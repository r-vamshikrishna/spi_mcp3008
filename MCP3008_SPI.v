==> flow/design.v <==
`timescale 1ns/1ns
module MCP3008_SPI (
    input           clk,             
    input           rst,             
    input           start,           
    input   [2:0]   channel,         
    output reg [9:0] ADC_data,       
    output reg      data_valid,      
    input           MISO,            
    output reg      MOSI,            
    output          SCK,             
    output reg      CS               
);
    localparam S_IDLE          = 4'b0001;  
    localparam S_SEND_CMD      = 4'b0010;  
    localparam S_RECEIVE_DATA  = 4'b0100;  
    localparam S_FINISH        = 4'b1000;  
    localparam S_DONE          = 4'b1001;  
    reg [3:0] state = S_IDLE;
    reg [3:0] sck_divider_reg = 0;
    reg       sck_reg         = 0;
    wire      sck_rising_edge;
    wire      sck_falling_edge;
    assign SCK = sck_reg;
    assign sck_rising_edge  = (sck_divider_reg == 7);
    assign sck_falling_edge = (sck_divider_reg == 15);
    reg [4:0]  bit_counter  = 0;  
    reg [15:0] mosi_data    = 0;  
    reg [9:0]  miso_data    = 0;  
    reg [3:0]  done_counter = 0;  
    always @(posedge clk or posedge rst) begin
        if (rst) begin
            state           <= S_IDLE;
            CS              <= 1'b1;
            MOSI            <= 1'b0;
            sck_reg         <= 1'b0;
            data_valid      <= 1'b0;
            bit_counter     <= 0;
            sck_divider_reg <= 0;
            ADC_data        <= 0;
            done_counter    <= 0;
        end else begin
            data_valid <= 1'b0;
            case (state)
                S_IDLE: begin
                    CS              <= 1'b1;
                    sck_reg         <= 1'b0;
                    bit_counter     <= 0;
                    sck_divider_reg <= 0;
                    if (start) begin
                        mosi_data <= {1'b1, 1'b1, channel, 11'b0};
                        CS        <= 1'b0;  
                        state     <= S_SEND_CMD;
                    end
                end
                S_SEND_CMD: begin
                    sck_divider_reg <= sck_divider_reg + 1;
                    if (sck_falling_edge) begin
                        sck_reg   <= 1'b0;
                        MOSI      <= mosi_data[15];  
                        mosi_data <= mosi_data << 1;   
                    end
                    else if (sck_rising_edge) begin
                        sck_reg      <= 1'b1;
                        bit_counter  <= bit_counter + 1;
                    end
                    if (bit_counter == 6 && sck_rising_edge) begin
                        bit_counter <= 0;  
                        state       <= S_RECEIVE_DATA;
                    end
                end
                S_RECEIVE_DATA: begin
                    sck_divider_reg <= sck_divider_reg + 1;
                    if (sck_falling_edge) begin
                        sck_reg <= 1'b0;
                        MOSI    <= 1'b0;  
                    end
                    else if (sck_rising_edge) begin
                        sck_reg      <= 1'b1;
                        miso_data    <= {miso_data[8:0], MISO};  
                        bit_counter  <= bit_counter + 1;
                    end
                    if (bit_counter == 9 && sck_rising_edge) begin
                        state <= S_FINISH;
                    end
                end
                S_FINISH: begin
                    CS           <= 1'b1;
                    data_valid   <= 1'b1;
                    ADC_data     <= miso_data;  
                    done_counter <= 0;
                    state        <= S_DONE;
                end
                S_DONE: begin
                    CS           <= 1'b1;
                    sck_reg      <= 1'b0;
                    done_counter <= done_counter + 1;
                    if (done_counter == 13) begin
                        state <= S_IDLE;
                    end
                end
                default: begin
                    state <= S_IDLE;
                end
            endcase
        end
    end
endmodule
== Step by step through the tools: MCP3008_SPI ==
Tool output for the design above, in the order of the flow.
Lines are those of the file above, counted from 1.
Not given: -
Set-up
  top module: MCP3008_SPI
  clock port: clk
  library: sky130hd
  timing corner: tt_025C_1v80

== Word-level counts ==
Source: Yosys, flattened and elaborated, memories not mapped. Widths are those after wreduce. Registers that Yosys merges into a memory's read port (data or address) are not register bits. Print and check cells do not count.
Word-level totals
  bits in registers: 57
  input port bits: 7
  output and inout port bits: 14
  word-level cells: 73
Operators by class
  add/sub/neg operators: 3
  equality and inequality tests: 17
  muxes and demuxes: 23
  bitwise operators: 2
  reductions and logical operators: 17
Operators by type and width (number)
  parallel mux 16 bit (select 2 bit): 1
  two-way mux 16 bit: 2
  parallel mux 4 bit (select 5 bit): 1
  == test 4 bit with constant B: 4
  parallel mux 4 bit (select 2 bit): 2
  two-way mux 4 bit: 4
  parallel mux 5 bit (select 3 bit): 1
  two-way mux 5 bit: 3
  != test 2 bit with constant B: 6
  AND reduction 4 bit: 3
  nonzero test 2 bit: 5
  adder 4 x 1 -> 4 bit with constant B: 2
  == test 4 x 3 -> 1 bit with constant B: 2
  OR reduction 2 bit: 3
  nonzero test 3 bit: 2
  parallel mux 1 bit (select 2 bit): 3
  two-way mux 1 bit: 6
  adder 5 x 1 -> 5 bit with constant B: 1
  == test 5 x 3 -> 1 bit with constant B: 1
  == test 5 x 4 -> 1 bit with constant B: 1
  == test 4 x 1 -> 1 bit with constant B: 1
  == test 4 x 2 -> 1 bit with constant B: 1
  != test 3 x 1 -> 1 bit with constant B: 1
  AND reduction 3 bit: 1
  logical AND 1 bit: 2
  NOT 1 bit: 2
  AND reduction 2 bit: 1

== Depth ==
Depth = most cells in a row (Yosys ltp): at word level without a register or memory, in the mapped netlist without a sequential cell, where the memories' decode and read muxes count.
Depth
  depth after elaboration: 5
  ABC_AREA: 0
  depth in mapped cells: 6
  gate-level depth less buffers: 6

== Synthesis result ==
The flow's flattened synthesis, as Yosys stat reports it; memories are mapped. The netlist is that of the ABC_AREA named above (0 if unset); the other value can give another one.
Totals and module areas in this step are rounded.
Cell types
  sky130_fd_sc_hd__dfrtp_1: number 29, area in all 725.696 µm²
  sky130_fd_sc_hd__edfxtp_1: number 15, area in all 450.432 µm²
  sky130_fd_sc_hd__mux2_4: number 9, area in all 135.13 µm²
  sky130_fd_sc_hd__a21oi_1: number 17, area in all 85.082 µm²
  sky130_fd_sc_hd__ha_1: number 6, area in all 75.072 µm²
  sky130_fd_sc_hd__nand2_1: number 18, area in all 67.565 µm²
  sky130_fd_sc_hd__dfstp_2: number 2, area in all 52.55 µm²
  sky130_fd_sc_hd__nor2_1: number 10, area in all 37.536 µm²
  sky130_fd_sc_hd__mux2_2: number 3, area in all 33.782 µm²
  sky130_fd_sc_hd__nand2b_1: number 5, area in all 31.28 µm²
  sky130_fd_sc_hd__or3_1: number 5, area in all 31.28 µm²
  sky130_fd_sc_hd__inv_1: number 8, area in all 30.029 µm²
  sky130_fd_sc_hd__nand3_1: number 6, area in all 30.029 µm²
  sky130_fd_sc_hd__o21ai_0: number 6, area in all 30.029 µm²
  sky130_fd_sc_hd__and4bb_2: number 2, area in all 25.024 µm²
  sky130_fd_sc_hd__nand4_1: number 4, area in all 25.024 µm²
  sky130_fd_sc_hd__buf_6: number 2, area in all 22.522 µm²
  sky130_fd_sc_hd__o211ai_4: number 1, area in all 21.27 µm²
Not listed: further types 33, cells in them 46.
Synthesis totals
  standard cells after synthesis: 194
  chip area (Yosys): 2270 µm²
  sequential area: 1230 µm²
  flip-flops: 46
  buffers: 11

== Timing after synthesis ==
Path of least setup slack by OpenSTA after synthesis, without wires, with an ideal clock, recovery checks aside; 20% of the period is set as input and as output delay. Where synthesis merged equal registers, the netlist keeps one of their names.
Timing path post-synthesis
  path type: register to register
  start point: register state[0]
  end point: register miso_data[0]
  period: 2.72 ns
  library setup time: 0.407 ns
  launch time at the first pin: 0.000 ns
  data arrival time: 2.213 ns
  data required time: 2.313 ns
  path slack: 0.100 ns
  delay of the path: 2.620 ns
  driving pins on the path: 6
  path buffers: 2
  synthesis period reached: 2.62 ns
"delay of the path" is the arrival time less input delay plus setup time.
"driving pins on the path" counts driving pins, that of a launching flip-flop among them; a cell with two outputs on the path counts twice.
"synthesis period reached" = period - worst setup slack (recovery checks aside). The figure is calculated, with input and output delays left at 20% of the set period.
Between the ends stands the longest chain of elaborated cells between them, by number of cells; it is not shown to be the way that was timed. Of several equally long chains one is given.
A line is the first line of the expression or statement that the cell stems from. Yosys adds cells for indexed reads and writes and turns some case tables into memories.
At most two assigning lines are given for a register; there are more.
Between the ends, post-synthesis
  path through: sky130_fd_sc_hd__dfstp_2 sky130_fd_sc_hd__buf_2 sky130_fd_sc_hd__or2_1 sky130_fd_sc_hd__clkbuf_1 sky130_fd_sc_hd__nor2_1 sky130_fd_sc_hd__nor4b_1
  length of the longest elaborated chain: 2
  elaborated cells between the ends (all ways): 2
  source lines of those cells: 1
  classes of those cells: eq/ne: 1; reduce/logical: 1
Ends and longest elaborated chain, post-synthesis
  start, declared: line 19  | reg [3:0] state = S_IDLE;
  start, assigned: line 33  | state           <= S_IDLE;
  start, assigned: line 53  | state     <= S_SEND_CMD;
  == test 4 x 3 -> 1 bit: line 44  | case (state)
  AND reduction 4 bit
  end, assigned: line 80  | miso_data    <= {miso_data[8:0], MISO};
  end, declared: line 29  | reg [9:0]  miso_data    = 0;

== Timing after layout ==
Path of least setup slack in the final report of run A (OpenROAD, finished layout, wires in). Where an end is a register, its clock arrival counts in the times.
Timing path post-layout
  path type: register to register
  start point: register state[1]
  end point: register mosi_data[14]
  period: 3.22 ns
  library setup time: 0.34 ns
  launch time at the first pin: 0.30 ns
  data arrival time: 2.09 ns
  data required time: 3.18 ns
  path slack: 1.09 ns
  driving pins on the path: 5
  path buffers: 0
Between the ends stands the longest chain of elaborated cells between them, by number of cells; it is not shown to be the way that was timed. Of several equally long chains one is given.
At most two assigning lines are given for a register; there are more.
Only ways into the end's enable, where the timed path ends, are counted here.
Between the ends, post-layout
  path through: sky130_fd_sc_hd__dfrtp_1 sky130_fd_sc_hd__nand2b_1 sky130_fd_sc_hd__nor2_2 sky130_fd_sc_hd__nand4_1 sky130_fd_sc_hd__a21oi_1
  length of the longest elaborated chain: 3
  elaborated cells between the ends (all ways): 6
  source lines of those cells: 1
  classes of those cells: eq/ne: 4; reduce/logical: 2
Ends and longest elaborated chain, post-layout
  start, declared: line 19  | reg [3:0] state = S_IDLE;
  start, assigned: line 33  | state           <= S_IDLE;
  start, assigned: line 53  | state     <= S_SEND_CMD;
  == test 4 x 1 -> 1 bit: line 44  | case (state)
  nonzero test 2 bit
  AND reduction 4 bit
  end, assigned: line 51  | mosi_data <= {1'b1, 1'b1, channel, 11'b0};
  end, assigned: line 61  | mosi_data <= mosi_data << 1;
  end, declared: line 28  | reg [15:0] mosi_data    = 0;

--- measured runs ---
Stored flow runs of MCP3008_SPI (2 of them; Yosys, OpenROAD, sky130hd). They differ in their settings and are not a sequence. Constraints: input delay and output delay 20% of the set period each, output load 0.01 pF.
"achieved clock period" = clock period - worst setup slack. The figure is calculated, with input and output delays left at 20% of the set period.
"worst setup path time" = time allowed to the worst setup path (clock period - input delay - output delay, where it has them) - its slack; a late launch clock adds to it, a late capture clock takes from it.
"power" rests on the timing tool's default activity at the inputs, not on a simulated workload.
Results are given in rounded form.
[run A] settings: period_ns=3.22, CORE_UTILIZATION=25, SETUP_SLACK_MARGIN=-0.12, PLACE_DENSITY_LB_ADDON=0.12, CORE_MARGIN=4, CELL_PAD_IN_SITES_DETAIL_PLACEMENT=0, TNS_END_PERCENT=30, ABC_AREA=0, GPL_TIMING_DRIVEN=1, GPL_ROUTABILITY_DRIVEN=1, CTS_CLUSTER_SIZE=72, CAP_MARGIN=20, MAX_ROUTING_LAYER=met4, SLEW_MARGIN=20
[run A] result: chip area after synthesis (Yosys) 2270 µm², die area 10700 µm², standard-cell area of the final layout 2650 µm², utilization 30.2 %, worst setup slack after layout 1.09 ns, total negative slack 0.000 ns, worst hold slack 0.450 ns, power 1010 uW, achieved clock period 2.127 ns, worst setup path time 2.13 ns, worst setup path kind register to register
[run B] settings: period_ns=5.03, CORE_UTILIZATION=28, SETUP_SLACK_MARGIN=1.0, PLACE_DENSITY_LB_ADDON=0.02, CORE_ASPECT_RATIO=1.93, CORE_MARGIN=2, TNS_END_PERCENT=85, GPL_ROUTABILITY_DRIVEN=0, CTS_CLUSTER_SIZE=100, SLEW_MARGIN=25, MAX_ROUTING_LAYER=met4, CAP_MARGIN=20
[run B] result: chip area after synthesis (Yosys) 2270 µm², die area 8880 µm², standard-cell area of the final layout 2700 µm², utilization 34.2 %, worst setup slack after layout 2.67 ns, total negative slack 0.000 ns, worst hold slack 0.452 ns, power 770 uW, achieved clock period 2.364 ns, worst setup path time 2.36 ns, worst setup path kind register to register
--- end ---
